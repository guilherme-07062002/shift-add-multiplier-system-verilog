==> flow/design.v <==
module counter #(
    parameter N = 8
) (
    input  logic clk,        
    input  logic rst,        
    input  logic load,       
    input  logic en,         
    input  logic up_down,    
    input  logic [N-1:0] data_in,  
    output logic [N-1:0] data_out,  
    output logic end_flag,          
    output logic \end               
);
    logic [N-1:0] count_reg;
    always_ff @(posedge clk or posedge rst) begin
        if (rst) begin
            count_reg <= '0;
        end else begin
            if (load) begin
                count_reg <= data_in;
            end else if (en) begin
                if (up_down) begin
                    count_reg <= count_reg + 1'b1;
                end else begin
                    if (count_reg != {N{1'b0}})
                        count_reg <= count_reg - 1'b1;
                    else
                        count_reg <= count_reg;  
                end
            end
        end
    end
    assign data_out  = count_reg;
    assign end_flag  = (count_reg == {N{1'b0}});
    assign \end      = end_flag;
endmodule
module shift_add_multiplier (
    input  logic        clk,
    input  logic        rst,
    input  logic [7:0]  multiplicand,  
    input  logic [7:0]  multiplier,    
    output logic [15:0] result,
    output logic        end_op
);
    logic [7:0] A_parallel_in, B_parallel_in, Q_parallel_in;
    logic [7:0] A_out, B_out, Q_out;
    logic       A_ser_in, B_ser_in, Q_ser_in;
    logic       A_ser_out, B_ser_out, Q_ser_out;
    logic [1:0] A_ctrl, B_ctrl, Q_ctrl;  
    shift_register #(.N(8)) regA (
        .clk(clk), .rst(rst), .ctrl(A_ctrl), .parallel_in(A_parallel_in), .ser_in(A_ser_in),
        .parallel_out(A_out), .ser_out(A_ser_out)
    );
    shift_register #(.N(8)) regB (
        .clk(clk), .rst(rst), .ctrl(B_ctrl), .parallel_in(B_parallel_in), .ser_in(B_ser_in),
        .parallel_out(B_out), .ser_out(B_ser_out)
    );
    shift_register #(.N(8)) regQ (
        .clk(clk), .rst(rst), .ctrl(Q_ctrl), .parallel_in(Q_parallel_in), .ser_in(Q_ser_in),
        .parallel_out(Q_out), .ser_out(Q_ser_out)
    );
    logic       cnt_load, cnt_en, cnt_up_down;
    logic [7:0] cnt_data_in, cnt_data_out;
    logic       cnt_end;  
    counter #(.N(8)) iter_cnt (
        .clk(clk), .rst(rst), .load(cnt_load), .en(cnt_en), .up_down(cnt_up_down),
        .data_in(cnt_data_in), .data_out(cnt_data_out), .end_flag(cnt_end)
    );
    logic [7:0] sum;
    logic       c_out;
    logic [7:0] addend;
    assign addend = Q_out[0] ? B_out : 8'd0;
    ula_8_bits alu (
        .a(A_out), .b(addend), .s(4'b1001), .m(1'b0), .cin(1'b0),
        .f(sum), .cout(c_out)
    );
    localparam [2:0] S_LOAD  = 3'd0,
                     S_ADD   = 3'd1,
                     S_SHIFT = 3'd2,
                     S_DONE  = 3'd3;
    logic [2:0] state, next_state;
    logic carry_reg;
    always @* begin
        A_ctrl = 2'b00; B_ctrl = 2'b00; Q_ctrl = 2'b00;
        A_parallel_in = '0; B_parallel_in = '0; Q_parallel_in = '0;
        cnt_load = 1'b0; cnt_en = 1'b0; cnt_up_down = 1'b0; cnt_data_in = '0;
        A_ser_in = 1'b0; Q_ser_in = 1'b0; B_ser_in = 1'b0;  
        case (state)
            S_LOAD: begin
                A_ctrl = 2'b11; A_parallel_in = 8'd0;
                B_ctrl = 2'b11; B_parallel_in = multiplicand;
                Q_ctrl = 2'b11; Q_parallel_in = multiplier;
                cnt_load = 1'b1; cnt_data_in = 8'd8; cnt_up_down = 1'b0;
            end
            S_ADD: begin
                A_ctrl = 2'b11; A_parallel_in = sum;
            end
            S_SHIFT: begin
                A_ctrl = 2'b01; Q_ctrl = 2'b01;
                A_ser_in = carry_reg;
                Q_ser_in = A_ser_out;
                cnt_en = 1'b1; cnt_up_down = 1'b0;
            end
            S_DONE: begin end
        endcase
    end
    always @* begin
        next_state = state;
        case (state)
            S_LOAD:  next_state = S_ADD;
            S_ADD:   next_state = S_SHIFT;
            S_SHIFT: next_state = (cnt_data_out == 8'd1) ? S_DONE : S_ADD;
            S_DONE:  next_state = S_DONE;
            default: next_state = S_LOAD;
        endcase
    end
    always_ff @(posedge clk or posedge rst) begin
        if (rst) begin
            state <= S_LOAD;
            carry_reg <= 1'b0;
        end else begin
            state <= next_state;
            if (state == S_ADD) begin
                carry_reg <= c_out;
            end else if (state == S_SHIFT) begin
                carry_reg <= 1'b0;
            end
        end
    end
    assign result = {A_out, Q_out};
    assign end_op = (state == S_DONE);
endmodule
module shift_register #(
	parameter N = 8
) (
	input  logic clk,
	input  logic rst,
	input  logic [1:0] ctrl,
	input  logic [N-1:0] parallel_in,
	input  logic ser_in,
	output logic [N-1:0] parallel_out,
	output logic ser_out
);
	localparam HOLD          = 2'b00;
	localparam SHIFT_RIGHT   = 2'b01;
	localparam SHIFT_LEFT    = 2'b10;
	localparam PARALLEL_LOAD = 2'b11;
	logic [N-1:0] reg_data;
	always_ff @(posedge clk or posedge rst) begin
		if (rst) begin
			reg_data <= '0;
		end else begin
			case (ctrl)
				PARALLEL_LOAD: reg_data <= parallel_in;                   
				SHIFT_LEFT:    reg_data <= {reg_data[N-2:0], ser_in};     
				SHIFT_RIGHT:   reg_data <= {ser_in, reg_data[N-1:1]};     
				default:       reg_data <= reg_data;                      
			endcase
		end
	end
	assign parallel_out = reg_data;
	assign ser_out = (ctrl == SHIFT_LEFT)  ? reg_data[N-1] :
					 (ctrl == SHIFT_RIGHT) ? reg_data[0]   :
					 1'b0;
endmodule
module ula_74181 (
    input  logic [3:0] a,
    input  logic [3:0] b,
    input  logic [3:0] s,
    input  logic       m,
    input  logic       cin,
    output logic [3:0] f,
    output logic       cout
);
    logic [4:0] sum;
    assign sum = {1'b0, a} + {1'b0, b} + (cin ? 1'b1 : 1'b0);
    assign f = (m == 1'b0) ? sum[3:0] : (a ^ b);
    assign cout = (m == 1'b0) ? sum[4] : 1'b0;
endmodule
module ula_8_bits (
    input  logic [7:0] a, b,
    input  logic [3:0] s,
    input  logic       m,
    input  logic       cin,
    output logic [7:0] f,
    output logic       cout
);
    logic c4;  
    ula_74181 ula_low (
        .a(a[3:0]), .b(b[3:0]),
        .s(s), .m(m), .cin(cin),
        .f(f[3:0]), .cout(c4)
    );
    ula_74181 ula_high (
        .a(a[7:4]), .b(b[7:4]),
        .s(s), .m(m), .cin(c4),
        .f(f[7:4]), .cout(cout)
    );
endmodule
Tool chain data of shift_add_multiplier. What the tools print for shift_add_multiplier, step after step. Lines are those of the file above, counted from 1. Operators: Yosys type, input widths -> output width; for muxes data width and select width s. Cell names lack the library's common part. The mark n/a stands for no value.

Design top: shift_add_multiplier. Clock port: clk. Cell library: sky130hd. Corner: tt_025C_1v80.

After elaboration. Counts by Yosys on the flattened word-level netlist (proc, flatten, opt, wreduce; memories kept). Register bits leave out memories and registers merged into their read ports (data or address). Print and check cells are left out. Cells with the same type and inputs are merged into one.

The figure for multiplexer cells is 25. Under reductions and logical operators stands 10. The figure for equality and inequality tests is 13. For add/sub/neg operators the number is 4.

Operator list (number): $pmux 8 s3 (3); $mux 8 (7); $eq 2x2->1 const B (8); $add 4x4->5 (2); $reduce_bool 3->1 (3); $mux 1 (9); $eq 2x1->1 const B (4); $sub 8x1->8 const B (1); $eq 8x1->1 const B (1); $reduce_bool 8->1 (1); $pmux 2 s4 (1); $pmux 2 s2 (2); $reduce_bool 2->1 (3); $add 5x1->5 (1); $mux 4 (1); $mux 2 (2); $logic_not 3->1 (1); $reduce_and 2->1 (1); $reduce_or 2->1 (1).

The entry for register bits reads 35.

Longest topological paths. Depth = most cells in a row (Yosys ltp): at word level without a register or memory, in the mapped netlist without a sequential cell, where the memories' decode and read muxes count.

For depth in word-level cells the number is 8. The figure for ABC_AREA is 0. The entry for depth in mapped cells reads 13. The entry for gate-level depth less buffers reads 13.

After synthesis. The flow's flattened synthesis, as Yosys stat reports it; memories are mapped. The netlist is that of the ABC_AREA named above (0 if unset); the other value can give another one. The area totals of this step are shown rounded.

Cells by type (number): dfrtp_1 (36); mux2i_1 (16); ha_1 (9); mux2_1 (7); fa_1 (3); nand2_1 (15); xnor2_1 (5); inv_1 (11); o21ai_1 (8); and2_1 (6); nor2_1 (10); o22ai_1 (5); a21o_1 (4); dfstp_2 (1); a21oi_1 (5); a211oi_1 (3); o21ai_0 (4); clkbuf_1 (5).

Other cell types: 21; their cells: 27.

Buffers: 7. The entry for flip-flops reads 37. The entry for cell area after synthesis reads 1943 um^2. For cells in the netlist the number is 180. Under sequential part of the area stands 927.1 um^2.

The figures by module come from a second, unflattened synthesis with its own total; it is not the netlist above.

Under cells (unflattened synthesis) stands 352. Under area total of the unflattened synthesis stands 3383 um^2.

Each row is one instance without its submodules.

Modules: shift_register (N=8) (area 596.8 um^2, instances 3, cells 55, sequential area 200.2 um^2); counter (N=8) (area 737.0 um^2, instances 1, cells 78, sequential area 200.2 um^2); shift_add_multiplier (area 465.4 um^2, instances 1, cells 57, sequential area 126.4 um^2); ula_74181 (area 195.2 um^2, instances 2, cells 26, sequential area 0.0 um^2); ula_8_bits (area 0.0 um^2, instances 1, cells 0, sequential area 0.0 um^2).

Path before layout. Source: OpenSTA report_checks on the synthesized netlist (no wires, ideal clock, input and output delay 20% of the period each), path of least setup slack; recovery checks are left aside. Register names are those of the netlist, which keeps one name where synthesis merged equal registers.

Path type: register to register. Start point: register regQ.reg_data[0]. End point: register carry_reg. Under period stands 5.36 ns. Under driving pins on the path stands 14. The entry for path delay reads 2.500 ns. The entry for data arrival time reads 2.374 ns. Launch time at the first pin: 0.000 ns. For required time the number is 5.234 ns. For path buffers the number is 0. Setup slack: 2.860 ns. The figure for period reached after synthesis is 2.5 ns.

"path delay" is the arrival time less input delay plus setup time. "driving pins on the path": output pins that drive a net of the path, with the launching flip-flop's if there is one; two outputs of one cell count as two. "period reached after synthesis" is the clock period less the worst setup slack; recovery checks do not enter. This is arithmetic on one report: input and output delays are still those of the set period (20% each). Between the ends stands the longest chain of elaborated cells between them, by number of cells; it is not shown to be the way that was timed. Of several equally long chains one is given. Each line given opens the expression or statement behind the cell; cells for indexed reads and writes are added by Yosys, which also makes memories of some case tables. A register here has more assigning lines than the two given.

Cells stage by stage: dfrtp_1 > and2_1 > ha_1 > inv_1 > fa_1 > inv_1 > a21o_1 > a21oi_1 > fa_1 > inv_1 > fa_1 > a21o_1 > a21oi_1 > o21ai_1. For length of the longest elaborated chain the number is 5.

Ends and longest elaborated chain, after synthesis: start: declaration (line 148) `logic [N-1:0] reg_data;`; start: assignment (line 154) `PARALLEL_LOAD: reg_data <= parallel_in;`; start: assignment (line 155) `SHIFT_LEFT: reg_data <= {reg_data[N-2:0], ser_in};`; $mux 8 (line 72) `assign addend = Q_out[0] ? B_out : 8'd0;`; $add 4x4->5 (line 176) `assign sum = {1'b0, a} + {1'b0, b} + (cin ? 1'b1 : 1'b0);`; $mux 1 (line 176); $add 5x1->5 (line 176); $mux 1 (line 123) `if (state == S_ADD) begin`; end: assignment (line 120) `carry_reg <= 1'b0;`; end: assignment (line 124) `carry_reg <= c_out;`; end: declaration (line 82) `logic carry_reg;`.

Timing after layout. Path of least setup slack in the final report of flow run 1 (OpenROAD, finished layout, wires in). Where an end is a register, its clock arrival counts in the times.

Path type: register to register. Start point: register regQ.reg_data[0]. End point: register carry_reg. Under driving pins on the path stands 14. For required time the number is 2.09 ns. Under period stands 1.92 ns. Setup slack: -0.48 ns. Launch time at the first pin: 0.29 ns. For path buffers the number is 0. The entry for data arrival time reads 2.57 ns.

Between the ends stands the longest chain of elaborated cells between them, by number of cells; it is not shown to be the way that was timed. Of several equally long chains one is given. A register here has more assigning lines than the two given.

Cells stage by stage: dfrtp_2 > and2_4 > ha_4 > inv_2 > fa_2 > inv_2 > a21o_1 > a21oi_2 > fa_2 > inv_2 > fa_2 > a21o_1 > a21oi_2 > o21ai_1. For length of the longest elaborated chain the number is 5.

Ends and longest elaborated chain, post-layout: start: declaration (line 148) `logic [N-1:0] reg_data;`; start: assignment (line 154) `PARALLEL_LOAD: reg_data <= parallel_in;`; start: assignment (line 155) `SHIFT_LEFT: reg_data <= {reg_data[N-2:0], ser_in};`; $mux 8 (line 72) `assign addend = Q_out[0] ? B_out : 8'd0;`; $add 4x4->5 (line 176) `assign sum = {1'b0, a} + {1'b0, b} + (cin ? 1'b1 : 1'b0);`; $mux 1 (line 176); $add 5x1->5 (line 176); $mux 1 (line 123) `if (state == S_ADD) begin`; end: assignment (line 120) `carry_reg <= 1'b0;`; end: assignment (line 124) `carry_reg <= c_out;`; end: declaration (line 82) `logic carry_reg;`.

==> runs of shift_add_multiplier <==
Record of 2 stored runs of the RTL-to-layout flow on shift_add_multiplier, platform sky130hd. The runs are unordered. Constraints: input delay and output delay 20% of the set period each, output load 0.01 pF. "time used up by the worst setup path" means the part of the period allowed to the worst setup path (the constraints hold back 20% at inputs and 20% at outputs) less its slack; where the path has registers, the arrival times of their clocks count too. By "total power of the final layout" is meant OpenSTA's value without simulated activity: inputs other than the clock are taken to toggle once in ten clock periods, and the tool carries that through the logic. Measured values are rounded.

Flow run 1 has these settings: period_ns 1.92; CORE_UTILIZATION 39; SETUP_SLACK_MARGIN 0.24; PLACE_DENSITY_LB_ADDON 0.18; ABC_AREA 0; GPL_ROUTABILITY_DRIVEN 1; CTS_CLUSTER_DIAMETER 175; SLEW_MARGIN 0; MIN_ROUTING_LAYER met1; MAX_ROUTING_LAYER met4; CAP_MARGIN 20; CORE_MARGIN 2. For the setup slack of the worst path the run shows -0.481 ns. The full die area reads 5563 um^2. The area of the standard cells in the finished layout reads 2671 um^2. The measured time used up by the worst setup path is 2.40 ns. Worst setup path kind: register to register. The total power of the final layout stands at 0.003316 W. The Yosys chip area after synthesis stands at 1943 um^2.

Flow run 2 has these settings: period_ns 3.21; CORE_UTILIZATION 18; PLACE_DENSITY_LB_ADDON 0.03; HOLD_SLACK_MARGIN 0.01; TNS_END_PERCENT 75; GPL_ROUTABILITY_DRIVEN 0; CTS_CLUSTER_SIZE 86; MAX_ROUTING_LAYER met5; CAP_MARGIN 20; CORE_MARGIN 2; SLEW_MARGIN 20. For the setup slack of the worst path the run shows 0.674 ns. The full die area reads 11640 um^2. The area of the standard cells in the finished layout reads 2527 um^2. The measured time used up by the worst setup path is 2.54 ns. Worst setup path kind: register to register. The total power of the final layout stands at 0.001826 W. The Yosys chip area after synthesis stands at 1943 um^2.
